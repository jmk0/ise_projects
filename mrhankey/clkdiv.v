==> flow/design.v <==
module clkdiv
  (input wire mclk,     
   input wire clr,      
   input wire halt,     
   output wire clk190,  
   output wire clk25,   
   output wire clk3     
   );
   reg [23:0]  q = 0;
   always @(posedge mclk or posedge clr or posedge halt) begin
      if (halt == 1) q <= q;
      else if (clr == 1) q <= 0;
      else q <= q + 1;
   end
   assign clk190 = q[14];
   assign clk25 = q[0];
   assign clk3 = q[23];  
endmodule  
# Tool chain data of clkdiv

The steps from the RTL of clkdiv to its reports follow in flow order.
Lines are those of the file above, counted from 1.
Operators carry their Yosys type and port widths (W data, S select, Z words).
Library cell names are shortened.
The mark n/a stands for no value.

Top: clkdiv
Clock port: mclk
Standard-cell library: sky130hd
Corner: tt_025C_1v80

# After elaboration

Counts by Yosys on the flattened word-level netlist (proc, flatten, opt, wreduce; memories kept). Register bits leave out memories and registers merged into their read ports (data or address); mux counts leave out enables and synchronous resets folded into registers. Print and check cells are left out. Cells with the same type and inputs are merged into one.

Add/subtract/negate cells: 1
Multipliers: 0
Divide/modulo/power cells: 0
Magnitude comparators: 0
Equality and inequality tests: 0
Shift operators: 0
Muxes and demuxes: 3
Bitwise gates (word level): 1
Reduce/logical cells: 0

Operator list:

| operator                | number |
| $mux W24                | 3 |
| $add A24 B1 Y24 const B | 1 |
| $not A24 Y24            | 1 |

Register bits after elaboration: 24
Latch bits: 0
Memory bits (writable): 0
Bits in read-only memories: 0
Word width x clocked read ports: 0
Memory cells: 0
Output and inout bits: 3
Cells after elaboration: 6

# Longest topological paths

Depth = most cells in a row (Yosys ltp): at word level without a register or memory, in the mapped netlist without a sequential cell, where the memories' decode and read muxes count.

Depth after elaboration: 2
ABC_AREA: 0
Depth in mapped cells: 5
Gate-level depth less buffers: 5

# After synthesis

Source: synth_stat.txt of the flow (Yosys; design flattened, memories mapped). It holds for the ABC_AREA given above (unset counts as 0); a run with the other value may have another netlist.
The area totals of this step are shown rounded.

Cell count: 141
Synthesis area: 1500 µm²
Sequential area: 780 µm²
Flip-flops: 24
Buffer cells: 8

Cell types:

| cell type | number | total area (µm²) |
| dfbbp_1   | 24     | 780.749 |
| xnor2_1   | 17     | 148.893 |
| a21oi_1   | 24     | 120.115 |
| nand2_1   | 31     | 116.362 |
| xor2_1    | 5      | 43.792 |
| nor4_4    | 2      | 42.541 |
| nand3_1   | 8      | 40.038 |
| nand4_1   | 5      | 31.28 |
| clkbuf_1  | 7      | 26.275 |
| nand4_4   | 1      | 21.27 |
| nor2_1    | 5      | 18.768 |
| and4_1    | 2      | 17.517 |
| and3_1    | 2      | 12.512 |
| ha_1      | 1      | 12.512 |
| nand4_2   | 1      | 12.512 |
| nor4_2    | 1      | 12.512 |
| nand3b_1  | 1      | 7.507 |
| nor2b_1   | 1      | 6.256 |

Other cell types: 3; their cells: 3.

# Worst setup path after synthesis

Path of least setup slack by OpenSTA after synthesis, without wires, with an ideal clock, recovery checks aside; 20% of the period is set as input and as output delay. Where synthesis merged equal registers, the netlist keeps one of their names.

Path type: register to register
From: reg q[0]
To: reg q[18]
Period: 2.32 ns
Setup time: 0.185 ns
Arrival time: 1.439 ns
Data required time: 2.135 ns
Setup slack: 0.696 ns
Path delay: 1.624 ns
Stages on the path: 6
Path buffers: 0
Synthesis period reached: 1.624 ns

"path delay" is the arrival time less input delay plus setup time.
"stages on the path" counts driving pins, that of a launching flip-flop among them; a cell with two outputs on the path counts twice.
"synthesis period reached" = period - worst setup slack (recovery checks aside). The figure is calculated, with input and output delays left at 20% of the set period.
Between the ends stands the longest chain of elaborated cells between them, by number of cells; it is not shown to be the way that was timed. Of several equally long chains one is given.
A line is the first line of the expression or statement that the cell stems from. Yosys adds cells for indexed reads and writes and turns some case tables into memories.
A register here has more assigning lines than the two given.

Cells stage by stage: dfbbp_1 -> ha_1 -> nand4_1 -> nor4_4 -> nand4_1 -> xnor2_1
Length of the longest elaborated chain: 1
Elaborated cells on any way between the ends: 1
Source lines of those cells: 1
Classes of those cells: add/sub (1)

Ends and longest elaborated chain, after synthesis:

| item               | RTL line | source |
| start: declaration | 9        | `reg [23:0]  q = 0;` |
| start: assignment  | 11       | `if (halt == 1) q <= q;` |
| start: assignment  | 13       | `else q <= q + 1;` |
| $add A24 B1 Y24    | 13       |  |
| end: assignment    | 11       |  |
| end: assignment    | 13       |  |
| end: declaration   | 9        |  |

# Path in the finished layout

Path of least setup slack in the final report of flow run A (OpenROAD, finished layout, wires in). Where an end is a register, its clock arrival counts in the times.

Path type: register to output
From: reg q[14]
To: out clk190
Period: 2.52 ns
Output delay: 0.50 ns
Arrival time: 1.51 ns
Data required time: 2.02 ns
Setup slack: 0.50 ns
Stages on the path: 2
Path buffers: 1

A register here has more assigning lines than the two given.

Cells stage by stage: dfbbp_1 -> clkdlybuf4s50_1
Length of the longest elaborated chain: 0
Elaborated cells on any way between the ends: 0
Source lines of those cells: 0

Ends and longest elaborated chain, post-layout:

| item               | RTL line | source |
| start: declaration | 9        | `reg [23:0]  q = 0;` |
| start: assignment  | 11       | `if (halt == 1) q <= q;` |
| start: assignment  | 13       | `else q <= q + 1;` |
| end: declaration   | 5        | `output wire clk190,` |

==> runs of clkdiv <==
Top module clkdiv; platform sky130hd; tools Yosys and OpenROAD; 2 stored runs in no particular order. Input and output delays are each 20% of the period that was set; the output load is 0.01 pF.
"achieved period": clock period set for the run, less the worst setup slack. It is reckoned from that one timing run; input and output delays stay at 20% of the period that was set.
"allowed time less slack (worst setup path)" = time allowed to the worst setup path (clock period - input delay - output delay, where it has them) - its slack; a late launch clock adds to it, a late capture clock takes from it.
By "total power of the final layout" is meant OpenSTA's value without simulated activity: inputs other than the clock are taken to toggle once in ten clock periods, and the tool carries that through the logic.
Results are given in rounded form.

## Flow run A

==> flow/run.sh <==
#!/bin/bash
# the make line also repeats the synthesis and layout settings of config.mk as NAME=value (left out here)
make -C /OpenROAD-flow-scripts/flow DESIGN_CONFIG=/design/flow/config.mk WORK_HOME=/design/flow/orfs CLKGATE_MAP_FILE= finish
==> flow/config.mk <==
export PLATFORM = sky130hd
export DESIGN_NAME = clkdiv
export DESIGN_NICKNAME = clkdiv
export VERILOG_FILES = /design/flow/design.v
export SDC_FILE = /design/flow/constraint.sdc
export NUM_CORES = 4
export LEC_CHECK = 0
export CAP_MARGIN = 15
export CELL_PAD_IN_SITES_DETAIL_PLACEMENT = 2
export CORE_MARGIN = 6
export CORE_UTILIZATION = 30
export MAX_ROUTING_LAYER = met5
export PLACE_DENSITY = 0.67
export SETUP_SLACK_MARGIN = 0.33
export SLEW_MARGIN = 5
export TNS_END_PERCENT = 40
==> flow/constraint.sdc <==
create_clock -name core_clock -period 2.52 [get_ports {mclk}]
set_input_delay 0.5040 -clock core_clock [delete_from_list [all_inputs] [get_ports {mclk}]]
set_output_delay 0.5040 -clock core_clock [all_outputs]
set_load 0.01 [all_outputs]

| result of flow run A | value |
|---|---|
| achieved period | 2.018 ns |
| total power of the final layout | 0.00083 W |
| standard-cell area after layout | 1700 µm² |
| worst setup slack after layout | 0.50 ns |
| final utilization | 35% |
| area of the synthesized netlist | 1500 µm² |
| die footprint | 6800 µm² |
| allowed time less slack (worst setup path) | 1.51 ns |
| type of the worst setup path | register to output |
| final setup TNS | 0.000 ns |

## Flow run B

==> flow/run.sh <==
#!/bin/bash
# the make line also repeats the synthesis and layout settings of config.mk as NAME=value (left out here)
make -C /OpenROAD-flow-scripts/flow DESIGN_CONFIG=/design/flow/config.mk WORK_HOME=/design/flow/orfs CLKGATE_MAP_FILE= finish
==> flow/config.mk <==
export PLATFORM = sky130hd
export DESIGN_NAME = clkdiv
export DESIGN_NICKNAME = clkdiv
export VERILOG_FILES = /design/flow/design.v
export SDC_FILE = /design/flow/constraint.sdc
export NUM_CORES = 4
export LEC_CHECK = 0
export CAP_MARGIN = 25
export CELL_PAD_IN_SITES_DETAIL_PLACEMENT = 1
export CELL_PAD_IN_SITES_GLOBAL_PLACEMENT = 2
export CORE_MARGIN = 4
export CORE_UTILIZATION = 41
export MIN_ROUTING_LAYER = met1
export PLACE_DENSITY_LB_ADDON = 0.14
export SLEW_MARGIN = 20
==> flow/constraint.sdc <==
create_clock -name core_clock -period 2.36 [get_ports {mclk}]
set_input_delay 0.4720 -clock core_clock [delete_from_list [all_inputs] [get_ports {mclk}]]
set_output_delay 0.4720 -clock core_clock [all_outputs]
set_load 0.01 [all_outputs]

| result of flow run B | value |
|---|---|
| achieved period | 2.061 ns |
| total power of the final layout | 0.00079 W |
| standard-cell area after layout | 1600 µm² |
| worst setup slack after layout | 0.30 ns |
| final utilization | 47% |
| area of the synthesized netlist | 1500 µm² |
| die footprint | 4600 µm² |
| allowed time less slack (worst setup path) | 1.59 ns |
| type of the worst setup path | register to output |
| final setup TNS | 0.000 ns |
