==> flow/design.v <==
module x7segbc
  (input wire [15:0] x,       
   input wire cclk,           
   input wire clr,            
   output reg [6:0] a_to_g,   
   output reg [3:0] an,       
   output wire dp             
   );
   reg [1:0]   s;
   reg [3:0]   digit;
   wire [3:0]  aen;
   assign dp = 1;  
   assign aen = 4'b1111;
   always @(*)
     case (s)
       0: digit = x[3:0];
       1: digit = x[7:4];
       2: digit = x[11:8];
       3: digit = x[15:12];
       default: digit = x[3:0];
     endcase  
   always @(*)
     case (digit)
       4'b0001 : a_to_g = 7'b1111001;    
       4'b0010 : a_to_g = 7'b0100100;    
       4'b0011 : a_to_g = 7'b0110000;    
       4'b0100 : a_to_g = 7'b0011001;    
       4'b0101 : a_to_g = 7'b0010010;    
       4'b0110 : a_to_g = 7'b0000010;    
       4'b0111 : a_to_g = 7'b1111000;    
       4'b1000 : a_to_g = 7'b0000000;    
       4'b1001 : a_to_g = 7'b0010000;    
       4'b1010 : a_to_g = 7'b0001000;    
       4'b1011 : a_to_g = 7'b0000011;    
       4'b1100 : a_to_g = 7'b1000110;    
       4'b1101 : a_to_g = 7'b0100001;    
       4'b1110 : a_to_g = 7'b0000110;    
       4'b1111 : a_to_g = 7'b0001110;    
       default : a_to_g = 7'b1000000;    
     endcase  
   always @(*)
     begin
        an = 4'b1111;
        if (aen[s] == 1)
          an[s] = 0;
     end
   always @(posedge cclk or posedge clr)
     begin
        if (clr == 1)
          s <= 0;
        else
          s <= s + 1;
     end
endmodule  
# Tool chain data of x7segbc
# Tool output for the design above, in the order of the flow.
# Line numbers count from 1 in the design file above.
# The mark - stands for no value.
# inputs
top	x7segbc
clock_port	cclk
lib	sky130hd
pvt_corner	tt_025C_1v80

# Elaborated design
# Counts by Yosys on the flattened word-level netlist (proc, flatten, opt, wreduce; memories kept). Register bits leave out memories and registers merged into their read ports (data or address); mux counts leave out enables and synchronous resets folded into registers. Print and check cells are left out. Cells with the same type and inputs are merged into one.
# Yosys's memory passes give these memory sizes; they may raise the number of words (mostly to a power of two), join words into wider ones and drop unused or constant bits.
# word_totals
memories	1
mem_bits_ro	112
register_bits	2
# mem_list
memory	words	word_bits	rd	wr	line	text
(no name shown)	16	7	1	0	23	case (digit)
# op_classes
addsub	2
bitwise	2
equal	3
muxes	2
n_reduce_logical	1
shift	3
# op_table
operator	n
parallel mux 4 bit (select 4 bit)	1
variable shift 1 x 3 -> 4 bit with constant A	2
== test 2 bit with constant B	2
indexed select 4 x 2 -> 1 bit with constant A	1
OR 4 bit	1
inverter 4 bit	1
2-to-1 mux 4 bit	1
negation 2 -> 3 bit	1
adder 2 x 1 -> 2 bit with constant B	1
== test 2 x 1 -> 1 bit with constant B	1
logical NOT 2 bit	1

# Logic depth
# Longest topological path by Yosys (ltp), each cell counted once; first at word level (registers and memories cut), then after technology mapping (sequential cells cut; the memories' decode and read muxes count).
# logic_depth
depth_word	5
ABC_AREA	0
depth_mapped	9

# Mapped cells and area
# Source: synth_stat.txt of the flow (Yosys; design flattened, memories mapped). It holds for the ABC_AREA given above (unset counts as 0); a run with the other value may have another netlist.
# Totals and module areas in this step are rounded.
# by_type
type	n
sky130_fd_sc_hd__ha_1	11
sky130_fd_sc_hd__mux2i_1	11
sky130_fd_sc_hd__inv_1	14
sky130_fd_sc_hd__dfrtp_1	2
sky130_fd_sc_hd__a222oi_1	3
sky130_fd_sc_hd__o22ai_1	3
sky130_fd_sc_hd__mux2_4	1
sky130_fd_sc_hd__nand2_1	4
sky130_fd_sc_hd__mux2i_2	1
sky130_fd_sc_hd__nand2b_4	1
sky130_fd_sc_hd__buf_6	1
sky130_fd_sc_hd__a221o_1	1
sky130_fd_sc_hd__o21ai_1	2
sky130_fd_sc_hd__xnor2_1	1
sky130_fd_sc_hd__a22oi_1	1
sky130_fd_sc_hd__buf_4	1
sky130_fd_sc_hd__and3_1	1
sky130_fd_sc_hd__nor2_2	1
# Other cell types: 3; their cells: 3.
# synth_totals
cell_count	63
buf_cells	3
ffs	2
area_mm2	0.00054
seqArea_mm2	0.00005

# Timing after synthesis
# OpenSTA on the mapped netlist: ideal clock, no wires. The path of least setup slack (recovery checks aside). Input and output delay are each 20% of the period. Register names are those of the netlist, which keeps one name where synthesis merged equal registers.
# synth_path
kind	input -> output
startpoint	input x[9]
endpoint	output a_to_g[4]
slack_ns	0.988
in_delay_ns	0.756
arrival_ns	2.036
launch_ns	0.756
period_ns	3.78
path_delay_ns	1.280
stages	7
synth_period_reached_ns	2.792
# "path_delay_ns" = arrival - input delay + setup time.
# A path that ends at an output port has no setup time.
# "stages": output pins that drive a net of the path, with the launching flip-flop's if there is one; two outputs of one cell count as two.
# "synth_period_reached_ns" = period - worst setup slack (recovery checks aside). The figure is calculated, with input and output delays left at 20% of the set period.
# Between the ends stands the longest chain of elaborated cells between them, by number of cells; it is not shown to be the way that was timed. Of several equally long chains one is given.
# Each line given opens the expression or statement behind the cell; cells for indexed reads and writes are added by Yosys, which also makes memories of some case tables.
# The chain passes a memory read, where the word-level depth is cut; so it can be longer than that depth.
# synth_via
path_cell_list	sky130_fd_sc_hd__a22oi_1 -> sky130_fd_sc_hd__nand2_1 -> sky130_fd_sc_hd__mux2i_1 -> sky130_fd_sc_hd__inv_1 -> sky130_fd_sc_hd__ha_1 -> sky130_fd_sc_hd__or3_1 -> sky130_fd_sc_hd__o21ai_1
elab_chain_cells	2
cells_between	2
cone_classes	mux (1); memory (1)
# synth_lines
element	line	text
from (decl)	2	(input wire [15:0] x,
parallel mux 4 bit (select 4 bit)	15	case (s)
memory read (16 x 7 bit)	23	case (digit)
to (decl)	5	output reg [6:0] a_to_g,

# Path in the finished layout
# From the final timing report of flow run 1: the path of least setup slack in the routed layout; clock arrival at registers is part of the times.
# layout_path
kind	register -> output
startpoint	register s[0]
endpoint	output a_to_g[3]
arrival_ns	2.33
stages	10
slack_ns	-0.36
launch_ns	0.23
period_ns	2.46
# Between the ends stands the longest chain of elaborated cells between them, by number of cells; it is not shown to be the way that was timed. Of several equally long chains one is given.
# The chain passes a memory read, where the word-level depth is cut; so it can be longer than that depth.
# layout_via
path_cell_list	sky130_fd_sc_hd__dfrtp_2 -> sky130_fd_sc_hd__ha_4 -> sky130_fd_sc_hd__a222oi_1 -> sky130_fd_sc_hd__mux2i_4 -> sky130_fd_sc_hd__buf_6 -> sky130_fd_sc_hd__ha_4 -> sky130_fd_sc_hd__buf_4 -> sky130_fd_sc_hd__mux2i_1 -> sky130_fd_sc_hd__mux2i_1 -> sky130_fd_sc_hd__buf_2
elab_chain_cells	3
cells_between	6
cone_classes	eq/ne (3); mux (1); reduce/logical (1); memory (1)
# layout_lines
element	line	text
from (decl)	9	reg [1:0]   s;
from (assign)	50	s <= 0;
from (assign)	52	s <= s + 1;
== test 2 bit	15	case (s)
parallel mux 4 bit (select 4 bit)	15
memory read (16 x 7 bit)	23	case (digit)
to (decl)	5	output reg [6:0] a_to_g,

# Flow measurements of x7segbc on sky130hd: 2 stored runs with different settings, listed in no order. Input and output delays are each 20% of the period that was set; the output load is 0.01 pF.
# "timing.achieved_period_ns" = clock period - worst setup slack. The figure is calculated, with input and output delays left at 20% of the set period.
# By "timing.worst_path_ns" is meant the share of the clock period that the worst setup path is allowed (20% is reserved at inputs, 20% at outputs), minus its slack. Clock arrival times at its registers enter into it.
# "totalPower_w" is the tool's figure for a default switching activity; nothing was simulated.
# The results are shown rounded.
# Among the settings, . means not set for that run.
# A result given as . is not shown for that run.
run	period_ns	CORE_UTILIZATION	SETUP_SLACK_MARGIN	CELL_PAD_IN_SITES_GLOBAL_PLACEMENT	ABC_AREA	GPL_TIMING_DRIVEN	CTS_CLUSTER_SIZE	CAP_MARGIN	CORE_MARGIN	SLEW_MARGIN	PLACE_DENSITY_LB_ADDON	CORE_ASPECT_RATIO	GPL_ROUTABILITY_DRIVEN	CTS_CLUSTER_DIAMETER	post_route_stdcell_area_mm2	totalPower_w	ws_setup_ns	finalUtil_pct	timing.achieved_period_ns	synthesis_area_mm2	timing.setup.tns_ns	die_footprint_mm2	timing.worst_path_ns	worst_setup_path_type
flow run 1	2.46	36	0.15	1	0	0	88	5	2	20	.	.	.	.	0.0011	0.00023	-0.36	79	2.824	0.00054	-2.3	0.0018	2.33	register -> output
flow run 2	2.37	41	.	1	.	.	34	20	4	20	0.22	0.83	1	142	.	.	.	.	.	.	.	.	.	.
# Flow run 2: unfinished; error DPL-0033 in routing
